==> flow/design.v <==
module unstuffing (clk, rst_b,
                  bstr_in, bstr_in_avail, in_done,
                  bstr_out, bstr_out_avail, out_done);
    input logic clk, rst_b;
    input bit bstr_in;
    input logic bstr_in_avail, in_done;
    output bit bstr_out;
    output logic bstr_out_avail, out_done;
    logic swp;
    unstuffer_ctrl ctrl (clk, rst_b, bstr_in, bstr_in_avail, swp);
    assign bstr_out = bstr_in,
           bstr_out_avail = (bstr_in_avail && ~swp),
           out_done = in_done;  
endmodule: unstuffing
module unstuffer_ctrl (clk, rst_b,
                       bstr_in, bstr_in_avail,
                       swp);
    input logic clk, rst_b;
    input bit bstr_in;
    input logic bstr_in_avail;
    output logic swp;
    enum logic {seek = 1'b0, counting = 1'b1} state, nextState;
    logic [2:0] counter;
    logic [7:0] pkt_depth;
    always_ff @(posedge clk, negedge rst_b) begin
	if (~rst_b) pkt_depth = 0;
	else        pkt_depth = (bstr_in_avail) ? pkt_depth + 1 : 0; 
    end
    always_ff @(posedge clk, negedge rst_b) begin
        if (~rst_b) counter <= 3'b0;
        else        counter <= ((nextState == counting) && (pkt_depth > 16)) ? counter + 1 : 3'b0;
    end
    always_comb begin
        if (~bstr_in_avail || ~bstr_in) nextState = seek;
        else begin
            if (counter == 3'd6) nextState = seek;
            else                 nextState = counting;
        end
    end
    always_ff @(posedge clk, negedge rst_b) begin
        if (~rst_b) state <= seek;
        else state <= nextState;
    end
    assign swp = ((state == counting) && (nextState == seek) && (counter==3'd6));
endmodule: unstuffer_ctrl
======== Reports on unstuffing ========
The steps from the RTL of unstuffing to its reports follow in flow order.
Line numbers count from 1 in the design file above.
Cell names lack the library's common part.
Not given: n/a
design
  design top .............................. unstuffing
  clock port .............................. clk
  library ................................. sky130hd
  corner .................................. tt_025C_1v80

======== Word-level counts ========
Counts by Yosys on the flattened word-level netlist (proc, flatten, opt, wreduce; memories kept). Register bits leave out memories and registers merged into their read ports (data or address); mux counts leave out enables and synchronous resets folded into registers. Print and check cells are left out. Cells with the same type and inputs are merged into one.
word-level totals
  flip-flop bits (word level) ............. 12
  output and inout port bits .............. 3
  cells after elaboration ................. 20
operators by class
  reduce/logical cells .................... 5
  eq/ne operators ......................... 1
  bitwise gates (word level) .............. 4
  add/sub/neg operators ................... 2
  order comparisons ....................... 1
  mux-type cells .......................... 4
operators with widths
  kind                                                                              count
  8-bit by 1-bit adder with 8-bit output (second input constant)                    1
  8-bit by 5-bit greater-than comparator with 1-bit output (second input constant)  1
  8-bit 2-to-1 mux                                                                  1
  1-bit logical AND                                                                 4
  1-bit inverter                                                                    4
  3-bit by 1-bit adder with 3-bit output (second input constant)                    1
  3-bit == test (second input constant)                                             1
  3-bit 2-to-1 mux                                                                  1
  1-bit 2-to-1 mux                                                                  2
  1-bit logical OR                                                                  1

======== Longest topological paths ========
Yosys ltp: most cells in a row. Word level: on the elaborated netlist, between registers, memories and ports. Mapped: between sequential cells and ports; inverters and the memories' decode and read muxes count.
logic depth
  depth in word-level cells ............... 8
  ABC_AREA ................................ 0
  mapped depth ............................ 5
  depth with buffers taken out ............ 5

======== Mapped cells and area ========
Yosys stat after the flow's synthesis: flattened, memories mapped to cells. It holds for the ABC_AREA given above (unset counts as 0); a run with the other value may have another netlist.
mapped netlist
  cells in the netlist .................... 56
  chip area (Yosys) ....................... 0.0005806 mm2
  sequential part of the area ............. 0.0003003 mm2
  flip-flop cells ......................... 12
  buffer cells ............................ 2
cells by type
  cell       count  area in all (um2)
  dfrtp_1    12     300.288
  ha_1       4      50.048
  or3_1      4      25.024
  nand3_1    4      20.019
  inv_1      5      18.768
  xnor2_1    2      17.517
  xor2_1     2      17.517
  a21oi_1    3      15.014
  buf_4      2      15.014
  nor2_1     4      15.014
  nor3_1     3      15.014
  nor4b_2    1      15.014
  o21ai_0    3      15.014
  o2111ai_1  1      8.758
  nand2_1    2      7.507
  a31oi_1    1      6.256
  and2_1     1      6.256
  and3_1     1      6.256
  nand4_1    1      6.256
By module: a second synthesis without flattening, with its own total; a netlist apart from the flattened one above.
unflattened totals
  cell total of the unflattened synthesis .. 57
  area total of the unflattened synthesis .. 0.0006294 mm2
Rows give one instance, submodules left out.
modules
  module          cells  area (mm2)  instances
  unstuffer_ctrl  54     0.0006006   1
  unstuffing      3      0.0000288   1

======== Timing after synthesis ========
Source: OpenSTA report_checks on the synthesized netlist (no wires, ideal clock, input and output delay 20% of the period each), path of least setup slack; recovery checks are left aside. Register names are those of the netlist, which keeps one name where synthesis merged equal registers.
path after synthesis
  path type ............................... register -> register
  start point ............................. reg ctrl.pkt_depth[6]
  end point ............................... reg ctrl.counter[2]
  delay of the path ....................... 1.307 ns
  slack ................................... 0.423 ns
  period .................................. 1.73 ns
  library setup time ...................... 0.135 ns
  arrival time ............................ 1.172 ns
  driving pins on the path ................ 4
  synthesis period reached ................ 1.307 ns
"delay of the path" is the arrival time less input delay plus setup time.
"driving pins on the path" counts driving pins, that of a launching flip-flop among them; a cell with two outputs on the path counts twice.
"synthesis period reached" = period - worst setup slack (recovery checks aside). The figure is calculated, with input and output delays left at 20% of the set period.
Between the ends stands the longest chain of elaborated cells between them, by number of cells; it is not shown to be the way that was timed. Of several equally long chains one is given.
Each line given opens the expression or statement behind the cell; cells for indexed reads and writes are added by Yosys, which also makes memories of some case tables.
on the way, after synthesis
  path through ............................ dfrtp_1 or3_1 nor4b_2 nor3_1
  cells in the longest elaborated chain ... 3
  elaborated cells on any way between the ends .. 3
  source lines of those cells ............. 1
RTL lines, path after synthesis
  item                                                      line  RTL
  from (decl)                                               24    logic [7:0] pkt_depth;
  from (assign)                                             26    if (~rst_b) pkt_depth = 0;
  from (assign)                                             27    else pkt_depth = (bstr_in_avail) ? pkt_depth + 1 : 0;
  8-bit by 5-bit greater-than comparator with 1-bit output  31    else        counter <= ((nextState == counting) && (pkt_depth > 16)) ? counter + 1 : 3'b0;
  1-bit logical AND                                         31
  3-bit 2-to-1 mux                                          31
  to (assign)                                               30    if (~rst_b) counter <= 3'b0;
  to (assign)                                               31
  to (decl)                                                 23    logic [2:0] counter;

======== Worst path after layout ========
Path of least setup slack in the final report of flow run 1 (OpenROAD, finished layout, wires in). Where an end is a register, its clock arrival counts in the times.
path post-layout
  path type ............................... input -> output
  start point ............................. in bstr_in
  end point ............................... out bstr_out
  period .................................. 2.01 ns
  input delay ............................. 0.40 ns
  external output delay ................... 0.40 ns
  driving pins on the path ................ 2
  slack ................................... 0.16 ns
  arrival time ............................ 1.45 ns
on the way, post-layout
  path through ............................ clkdlybuf4s50_1 clkdlybuf4s50_1
  cells in the longest elaborated chain ... 0
  elaborated cells on any way between the ends .. 0
  source lines of those cells ............. 0
RTL lines, path post-layout
  item         line  RTL
  from (decl)  5     input bit bstr_in;
  to (decl)    7     output bit bstr_out;

Appendix: measured runs

Record of 2 stored runs of the RTL-to-layout flow on unstuffing, platform sky130hd. The runs are unordered. Constraints: input delay and output delay 20% of the set period each, output load 0.01 pF.
"achieved period" means the clock period less the worst setup slack. The figure is calculated, with input and output delays left at 20% of the set period.
"worst path time": the worst setup path's part of the clock period (all of it between registers, 20% less for each end at a port) less its slack. A launch clock that arrives late makes it longer, a capture clock that arrives late makes it shorter.
"power": no workload was simulated; the value follows from the tool's default switching activity.

---- flow run 1 ----
settings
  period_ns = 2.01
  CORE_UTILIZATION = 20
  ABC_AREA = 0
  CAP_MARGIN = 15
  SLEW_MARGIN = 10
  MAX_ROUTING_LAYER = met5
  CORE_MARGIN = 2
results
  worst path time ......................... 1.05 ns
  worst setup path type ................... input -> output
  achieved period ......................... 1.854 ns
  area of the synthesized netlist ......... 0.0005806 mm2
  total negative slack on setup checks .... 0.000 ns
  overall die area ........................ 0.0033495 mm2
  power ................................... 0.4406 mW
  worst setup slack after layout .......... 0.156 ns
  standard-cell area after layout ......... 0.0006907 mm2
  post-route utilization .................. 25.0%

---- flow run 2 ----
settings
  period_ns = 1.47
  CORE_UTILIZATION = 49
  CELL_PAD_IN_SITES_DETAIL_PLACEMENT = 2
  TNS_END_PERCENT = 45
  ABC_AREA = 0
  GPL_ROUTABILITY_DRIVEN = 0
  CTS_CLUSTER_SIZE = 15
  MIN_ROUTING_LAYER = met2
  CAP_MARGIN = 20
  CORE_MARGIN = 2
  SLEW_MARGIN = 20
results
  no final report: clock tree synthesis broke off with DPL-0033
